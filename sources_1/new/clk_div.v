==> flow/design.v <==
`timescale 1ns / 1ps
module clk_div 
#(parameter N = 19)
(  
    input wire mclk ,
    output wire clk 
);
reg [N-1:0] q;  
always @(posedge mclk) begin
	    q <= q + 1;
end
assign clk = q[N-1];
endmodule
# Reports on clk_div

What the tools print for clk_div, step after step.
Lines are those of the file above, counted from 1.
Cell names lack the library's common part.
The mark - stands for no value.

Top module: clk_div
Clock input: mclk
Library: sky130hd
Library corner: tt_025C_1v80

# Word-level counts

Source: Yosys, flattened and elaborated, memories not mapped. Widths are those after wreduce; folded enables and synchronous resets count as part of the registers. Registers that Yosys merges into a memory's read port (data or address) are not register bits. Print and check cells do not count. Equal cells are merged and count once.

$add $sub $neg: 1

Operator list:

| operator                                       | number |
| adder 19 x 1 -> 19 bit (second input constant) | 1 |

Register bits after elaboration: 19
Input bits: 1

# Longest topological paths

Longest topological path by Yosys (ltp), each cell counted once; first at word level (registers and memories cut), then after technology mapping (sequential cells cut; the memories' decode and read muxes count).

Word-level depth: 1
ABC_AREA: 0
Depth in mapped cells: 5

# Netlist

Source: synth_stat.txt of the flow (Yosys; design flattened, memories mapped). It holds for the ABC_AREA given above (unset counts as 0); a run with the other value may have another netlist.

Cells in the netlist: 69
Chip area (Yosys): 0.0007545 mm^2
Sequential area: 0.0003804 mm^2
Mapped flip-flops: 19
Buffers: 0

Cells by type:

| cell     | number | total area (um^2) |
| dfxtp_1  | 19     | 380.365 |
| xor2_1   | 9      | 78.826 |
| xnor2_1  | 8      | 70.067 |
| and4_4   | 2      | 22.522 |
| nor4_4   | 1      | 21.27 |
| nand3_1  | 4      | 20.019 |
| nor3_2   | 2      | 20.019 |
| nand2_1  | 5      | 18.768 |
| nand4_1  | 3      | 18.768 |
| nor2_1   | 5      | 18.768 |
| nand3_4  | 1      | 17.517 |
| ha_1     | 1      | 12.512 |
| inv_1    | 3      | 11.261 |
| nand3_2  | 1      | 10.01 |
| and4_1   | 1      | 8.758 |
| and3_2   | 1      | 7.507 |
| and3_1   | 1      | 6.256 |
| nand2b_1 | 1      | 6.256 |
| nor3_1   | 1      | 5.005 |

# Worst setup path after synthesis

OpenSTA on the mapped netlist: ideal clock, no wires. The path of least setup slack (recovery checks aside). Input and output delay are each 20% of the period. Register names are those of the netlist, which keeps one name where synthesis merged equal registers.

Path type: flip-flop to flip-flop
From: reg q[0]
To: reg q[18]
Period: 1910 ps
Arrival time: 1316 ps
Required time: 1838 ps
Slack: 522 ps
Delay of the path: 1388 ps
Stages on the path: 6
Buffers on the path: 0
Synthesis period reached: 1388 ps

"delay of the path" = arrival - input delay + setup time.
"stages on the path": output pins that drive a net of the path, with the launching flip-flop's if there is one; two outputs of one cell count as two.
"synthesis period reached" is the clock period less the worst setup slack; recovery checks do not enter. This is arithmetic on one report: input and output delays are still those of the set period (20% each).
Between the ends stands the longest chain of elaborated cells between them, by number of cells; it is not shown to be the way that was timed. Of several equally long chains one is given.
Each line given opens the expression or statement behind the cell; cells for indexed reads and writes are added by Yosys, which also makes memories of some case tables.

Path through: dfxtp_1 ha_1 and3_2 nand3_2 nor4_4 xor2_1
Length of the longest elaborated chain: 1
Elaborated cells on any way between the ends: 1
Source lines of those cells: 1
Classes of those cells: 1 x add/sub

RTL lines, path after synthesis:

| element                | RTL line | source |
| from (decl)            | 8        | `reg [N-1:0] q;` |
| from (assign)          | 10       | `q <= q + 1;` |
| adder 19 x 1 -> 19 bit | 10       |  |
| to (assign)            | 10       |  |
| to (decl)              | 8        |  |

# Timing after layout

Path of least setup slack in the final report of entry A (OpenROAD, finished layout, wires in). Where an end is a register, its clock arrival counts in the times.
The report prints the path's times to 10 ps; the period is as set.

Path type: flip-flop to output port
From: reg q[18]
To: out clk
Period: 1850 ps
Arrival time: 1210 ps
Required time: 1480 ps
Slack: 270 ps
Stages on the path: 2
Buffers on the path: 1

Path through: dfxtp_1 clkdlybuf4s50_1
Length of the longest elaborated chain: 0
Elaborated cells on any way between the ends: 0
Source lines of those cells: 0

RTL lines, path after layout:

| element       | RTL line | source |
| from (decl)   | 8        | `reg [N-1:0] q;` |
| from (assign) | 10       | `q <= q + 1;` |
| to (decl)     | 6        | `output wire clk` |

Add stored flow runs of clk_div

Measured data: module clk_div, platform sky130hd, 2 stored runs of the flow under differing settings, order arbitrary. Input and output delays are each 20% of the period that was set; the output load is 0.01 pF.
"critical path time" = time allowed to the worst setup path (clock period - input delay - output delay, where it has them) - its slack; a late launch clock adds to it, a late capture clock takes from it.
"critical path time" is given in steps of 10 ps.

## Entry A

==> flow/run.sh <==
#!/bin/bash
# the make line also repeats the synthesis and layout settings of config.mk as NAME=value (left out here)
make -C /OpenROAD-flow-scripts/flow DESIGN_CONFIG=/design/flow/config.mk WORK_HOME=/design/flow/orfs CLKGATE_MAP_FILE= finish
==> flow/config.mk <==
export PLATFORM = sky130hd
export DESIGN_NAME = clk_div
export DESIGN_NICKNAME = clk_div
export VERILOG_FILES = /design/flow/design.v
export SDC_FILE = /design/flow/constraint.sdc
export NUM_CORES = 4
export LEC_CHECK = 0
export ABC_AREA = 0
export CAP_MARGIN = 20
export CORE_ASPECT_RATIO = 1.24
export CORE_MARGIN = 3
export CORE_UTILIZATION = 69
export CTS_CLUSTER_SIZE = 17
export GPL_ROUTABILITY_DRIVEN = 1
export HOLD_SLACK_MARGIN = -0.1
export PLACE_DENSITY_LB_ADDON = 0.23
export SLEW_MARGIN = 20
==> flow/constraint.sdc <==
create_clock -name core_clock -period 1.85 [get_ports {mclk}]
set_input_delay 0.3700 -clock core_clock [delete_from_list [all_inputs] [get_ports {mclk}]]
set_output_delay 0.3700 -clock core_clock [all_outputs]
set_load 0.01 [all_outputs]

| result of entry A | value |
|---|---|
| mapped cell area after synthesis | 0.0007545 mm^2 |
| standard-cell area after layout | 0.0008083 mm^2 |
| critical path time | 1210 ps |
| critical path type | flip-flop to output port |
| setup slack of the worst path | 274 ps |
| area of the die | 0.0015285 mm^2 |
| final setup TNS | 0 ps |
| worst hold slack in the final report | 453 ps |

## Entry B

==> flow/run.sh <==
#!/bin/bash
# the make line also repeats the synthesis and layout settings of config.mk as NAME=value (left out here)
make -C /OpenROAD-flow-scripts/flow DESIGN_CONFIG=/design/flow/config.mk WORK_HOME=/design/flow/orfs CLKGATE_MAP_FILE= finish
==> flow/config.mk <==
export PLATFORM = sky130hd
export DESIGN_NAME = clk_div
export DESIGN_NICKNAME = clk_div
export VERILOG_FILES = /design/flow/design.v
export SDC_FILE = /design/flow/constraint.sdc
export NUM_CORES = 4
export LEC_CHECK = 0
export CAP_MARGIN = 20
export CORE_MARGIN = 2
export CORE_UTILIZATION = 40
export SLEW_MARGIN = 20
==> flow/constraint.sdc <==
create_clock -name core_clock -period 1.96 [get_ports {mclk}]
set_input_delay 0.3920 -clock core_clock [delete_from_list [all_inputs] [get_ports {mclk}]]
set_output_delay 0.3920 -clock core_clock [all_outputs]
set_load 0.01 [all_outputs]

| result of entry B | value |
|---|---|
| mapped cell area after synthesis | 0.0007545 mm^2 |
| standard-cell area after layout | 0.000822 mm^2 |
| critical path time | 1180 ps |
| critical path type | flip-flop to output port |
| setup slack of the worst path | 388 ps |
| area of the die | 0.0022496 mm^2 |
| final setup TNS | 0 ps |
| worst hold slack in the final report | 452 ps |
