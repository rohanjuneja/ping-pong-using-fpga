==> flow/design.v <==
`timescale 1ns / 1ps
module vga_ctrl(
    input clk,clr, 
    output reg hsync, vsync,
    output reg [16:0] hc, vc, 
    output reg vidon
);
parameter hpixels = 1344;
parameter vlines = 806;
parameter hbp = 296;
parameter hfp = 1320;
parameter vbp = 35;
parameter vfp = 803;
parameter hsp = 136;
parameter vsp = 6;
reg vsenable;
always @(posedge clk or posedge clr) begin
    if(clr == 1)
        hc = 0;
    else begin
        if(hc == hpixels - 1) begin
            hc = 0;
            vsenable = 1;
        end
        else begin
            hc = hc + 1;
            vsenable = 0;
        end
    end
end
always @(posedge clk or posedge clr) begin
    if(clr == 1)
        vc = 0;
    else if(vsenable == 1) begin
        if(vc == vlines - 1) begin
            vc = 0;
        end
        else begin
            vc = vc + 1;
        end
    end
end
always @(*)begin
    if(hc < hsp)
        hsync = 0;
    else
        hsync = 1;
end
always @(*)begin
    if(vc < vsp)
        vsync = 0;
    else
        vsync = 1;
end
always @(*) begin
    if((hc < hfp) && (hc > hbp) && (vc < vfp) && (vc > vbp))
        vidon = 1;
    else
        vidon = 0;
end
endmodule
* Step by step through the tools: vga_ctrl
What the tools print for vga_ctrl, step after step.
Line numbers count from 1 in the design file above.
Cell names lack the library's common part.
Not given: --
- Design top :: vga_ctrl
- Clock :: clk
- Standard-cell library :: sky130hd
- Corner :: tt_025C_1v80

* Word level
Yosys after proc, flatten, opt, wreduce and memory -nomap, before mapping. Enables and synchronous resets that opt folds into registers are not counted as muxes. Memory bits, and registers merged into a memory's read port (data or address), are not among the register bits. Print and check cells are not counted. Equal cells are merged and count once.
- Magnitude comparators :: 6
- Eq/ne operators :: 2
- Reduce/logical cells :: 3
- $add $sub $neg :: 2
- Multiplexer cells :: 6
** Operators by type and width (count)
- adder 17 x 1 -> 17 bit (second input constant) :: 2
- two-way mux 17 bit :: 2
- < comparator 17 x 10 -> 1 bit (second input constant) :: 1
- equality test 17 x 10 -> 1 bit (second input constant) :: 1
- < comparator 17 x 11 -> 1 bit (second input constant) :: 1
- equality test 17 x 11 -> 1 bit (second input constant) :: 1
- < comparator 17 x 3 -> 1 bit (second input constant) :: 1
- > comparator 17 x 6 -> 1 bit (second input constant) :: 1
- < comparator 17 x 8 -> 1 bit (second input constant) :: 1
- > comparator 17 x 9 -> 1 bit (second input constant) :: 1
- two-way mux 1 bit :: 4
- logical AND 1 bit :: 3
- Word-level cells :: 22
- Bits in registers :: 35
- Input port bits :: 2
- Output and inout port bits :: 37

* Depth
Yosys ltp: most cells in a row. Word level: on the elaborated netlist, between registers, memories and ports. Mapped: between sequential cells and ports; inverters and the memories' decode and read muxes count.
- Depth in word-level cells :: 5
- ABC_AREA :: 0
- Depth in mapped cells :: 6

* Mapped cells and area
Source: synth_stat.txt of the flow (Yosys; design flattened, memories mapped). It holds for the ABC_AREA given above (unset counts as 0); a run with the other value may have another netlist.
Totals and module areas in this step are rounded.
** Cell types
- dfrtp_1 :: count 34, area in all 850.816 um^2
- xor2_1 :: count 14, area in all 122.618 um^2
- nand3_1 :: count 20, area in all 100.096 um^2
- xnor2_1 :: count 9, area in all 78.826 um^2
- nor2_1 :: count 20, area in all 75.072 um^2
- nand2_1 :: count 15, area in all 56.304 um^2
- ha_1 :: count 4, area in all 50.048 um^2
- and3_1 :: count 7, area in all 43.792 um^2
- inv_1 :: count 11, area in all 41.29 um^2
- o21ai_0 :: count 8, area in all 40.038 um^2
- nand4_1 :: count 6, area in all 37.536 um^2
- nor4_1 :: count 5, area in all 31.28 um^2
- edfxtp_1 :: count 1, area in all 30.029 um^2
- nor3_1 :: count 6, area in all 30.029 um^2
- o31ai_1 :: count 4, area in all 30.029 um^2
- nand2b_1 :: count 4, area in all 25.024 um^2
- clkbuf_1 :: count 6, area in all 22.522 um^2
- nor4_4 :: count 1, area in all 21.27 um^2
Not listed: further types 20, cells in them 30.
- Chip area (Yosys) :: 1932 um^2
- Buffer cells :: 6
- Mapped cells :: 205
- Flip-flops :: 35
- Sequential area :: 880.8 um^2

* Path before layout
Path of least setup slack by OpenSTA after synthesis, without wires, with an ideal clock, recovery checks aside; 20% of the period is set as input and as output delay. Where synthesis merged equal registers, the netlist keeps one of their names.
- Path kind :: register -> output
- Start point :: register vc[13]
- End point :: output port vidon
- Stages :: 5
- Slack :: 656 ps
- Delay of the path :: 1984 ps
- Time at the first pin :: 0 ps
- Path buffers :: 0
- Clock period :: 3300 ps
- External output delay :: 660 ps
- Required time :: 2640 ps
- Data arrival time :: 1984 ps
- Synthesis period reached :: 2644 ps
"delay of the path" is the arrival time less input delay plus setup time.
A path that ends at an output port has no setup time.
"stages": output pins that drive a net of the path, with the launching flip-flop's if there is one; two outputs of one cell count as two.
"synthesis period reached" = period - worst setup slack (recovery checks aside). The figure is calculated, with input and output delays left at 20% of the set period.
The rows between start and end are the longest chain of elaborated cells between them; the timing report does not say that the signal goes this way. Where chains are equally long, one stands for them.
Each line given opens the expression or statement behind the cell; cells for indexed reads and writes are added by Yosys, which also makes memories of some case tables.
At most two assigning lines are given for a register; there are more.
- Path through :: dfrtp_1 > or4_1 > nor4_2 > nand4b_1 > a2111oi_0
- Length of the longest elaborated chain :: 4
** Ends and longest elaborated chain, after synthesis
- start: declaration :: RTL line 5 : output reg [16:0] hc, vc,
- start: assignment :: RTL line 33 : vc = 0;
- start: assignment :: RTL line 39 : vc = vc + 1;
- < comparator 17 x 10 -> 1 bit :: RTL line 56 : if((hc < hfp) && (hc > hbp) && (vc < vfp) && (vc > vbp))
- logical AND 1 bit (2 in a row) :: RTL line 56
- two-way mux 1 bit :: RTL line 56
- end: declaration :: RTL line 6 : output reg vidon

* Path in the finished layout
Path of least setup slack in the final report of flow run 1 (OpenROAD, finished layout, wires in). Where an end is a register, its clock arrival counts in the times.
The path's times are printed in steps of 10 ps; the period is the one set.
- Path kind :: register -> output
- Start point :: register vc[13]
- End point :: output port vidon
- Stages :: 6
- Slack :: 50 ps
- Path buffers :: 1
- External output delay :: 730 ps
- Time at the first pin :: 290 ps
- Required time :: 2910 ps
- Clock period :: 3640 ps
- Data arrival time :: 2860 ps
The rows between start and end are the longest chain of elaborated cells between them; the timing report does not say that the signal goes this way. Where chains are equally long, one stands for them.
At most two assigning lines are given for a register; there are more.
- Path through :: dfrtp_1 > or4_1 > nor4_2 > nand4b_1 > a2111oi_1 > clkdlybuf4s50_1
- Length of the longest elaborated chain :: 4
** Ends and longest elaborated chain, after layout
- start: declaration :: RTL line 5 : output reg [16:0] hc, vc,
- start: assignment :: RTL line 33 : vc = 0;
- start: assignment :: RTL line 39 : vc = vc + 1;
- < comparator 17 x 10 -> 1 bit :: RTL line 56 : if((hc < hfp) && (hc > hbp) && (vc < vfp) && (vc > vbp))
- logical AND 1 bit (2 in a row) :: RTL line 56
- two-way mux 1 bit :: RTL line 56
- end: declaration :: RTL line 6 : output reg vidon

Below are 2 stored runs of the flow (Yosys, OpenROAD; platform sky130hd) on vga_ctrl, each with its settings and what was measured, unordered. Constraints: input delay and output delay 20% of the set period each, output load 0.01 pF.
"period reached" is the run's clock period less its worst setup slack. It is reckoned from that one timing run; input and output delays stay at 20% of the period that was set.
"critical path time": the worst setup path's part of the clock period (all of it between registers, 20% less for each end at a port) less its slack. A launch clock that arrives late makes it longer, a capture clock that arrives late makes it shorter.
"total power after layout": no workload was simulated; the value follows from the tool's default switching activity.
"critical path time" is given in steps of 10 ps.
Results are given in rounded form.

* Flow run 1
** Files
==> flow/run.sh <==
#!/bin/bash
# the make line also repeats the synthesis and layout settings of config.mk as NAME=value (left out here)
make -C /OpenROAD-flow-scripts/flow DESIGN_CONFIG=/design/flow/config.mk WORK_HOME=/design/flow/orfs CLKGATE_MAP_FILE= finish
==> flow/config.mk <==
export PLATFORM = sky130hd
export DESIGN_NAME = vga_ctrl
export DESIGN_NICKNAME = vga_ctrl
export VERILOG_FILES = /design/flow/design.v
export SDC_FILE = /design/flow/constraint.sdc
export NUM_CORES = 4
export LEC_CHECK = 0
export CAP_MARGIN = 20
export CORE_MARGIN = 2
export CORE_UTILIZATION = 23
export CTS_CLUSTER_DIAMETER = 93
export GPL_ROUTABILITY_DRIVEN = 1
export HOLD_SLACK_MARGIN = 0.14
export PLACE_DENSITY = 0.88
export SETUP_SLACK_MARGIN = -0.23
export SLEW_MARGIN = 30
export TNS_END_PERCENT = 65
==> flow/constraint.sdc <==
create_clock -name core_clock -period 3.64 [get_ports {clk}]
set_input_delay 0.7280 -clock core_clock [delete_from_list [all_inputs] [get_ports {clk}]]
set_output_delay 0.7280 -clock core_clock [all_outputs]
set_load 0.01 [all_outputs]
** Results
- Standard-cell area after routing :: 2529 um^2
- Setup slack of the worst path :: 48 ps
- Mapped cell area after synthesis :: 1932 um^2
- Period reached :: 3592 ps
- Worst hold slack in the final report :: 505 ps
- Post-route utilization :: 30.9%
- Critical path time :: 2860 ps
- Critical path type :: register -> output
- Overall die area :: 9149 um^2
- Setup TNS :: 0 ps
- Total power after layout :: 0.8986 mW

* Flow run 2
** Files
==> flow/run.sh <==
#!/bin/bash
# the make line also repeats the synthesis and layout settings of config.mk as NAME=value (left out here)
make -C /OpenROAD-flow-scripts/flow DESIGN_CONFIG=/design/flow/config.mk WORK_HOME=/design/flow/orfs CLKGATE_MAP_FILE= finish
==> flow/config.mk <==
export PLATFORM = sky130hd
export DESIGN_NAME = vga_ctrl
export DESIGN_NICKNAME = vga_ctrl
export VERILOG_FILES = /design/flow/design.v
export SDC_FILE = /design/flow/constraint.sdc
export NUM_CORES = 4
export LEC_CHECK = 0
export CAP_MARGIN = 20
export CORE_MARGIN = 2
export CORE_UTILIZATION = 40
export SETUP_SLACK_MARGIN = 0.32
export SLEW_MARGIN = 20
==> flow/constraint.sdc <==
create_clock -name core_clock -period 2.65 [get_ports {clk}]
set_input_delay 0.5300 -clock core_clock [delete_from_list [all_inputs] [get_ports {clk}]]
set_output_delay 0.5300 -clock core_clock [all_outputs]
set_load 0.01 [all_outputs]
** Results
- Standard-cell area after routing :: 2804 um^2
- Setup slack of the worst path :: 14 ps
- Mapped cell area after synthesis :: 1932 um^2
- Period reached :: 2636 ps
- Worst hold slack in the final report :: 556 ps
- Post-route utilization :: 59.8%
- Critical path time :: 2110 ps
- Critical path type :: register -> output
- Overall die area :: 5402 um^2
- Setup TNS :: 0 ps
- Total power after layout :: 1.293 mW
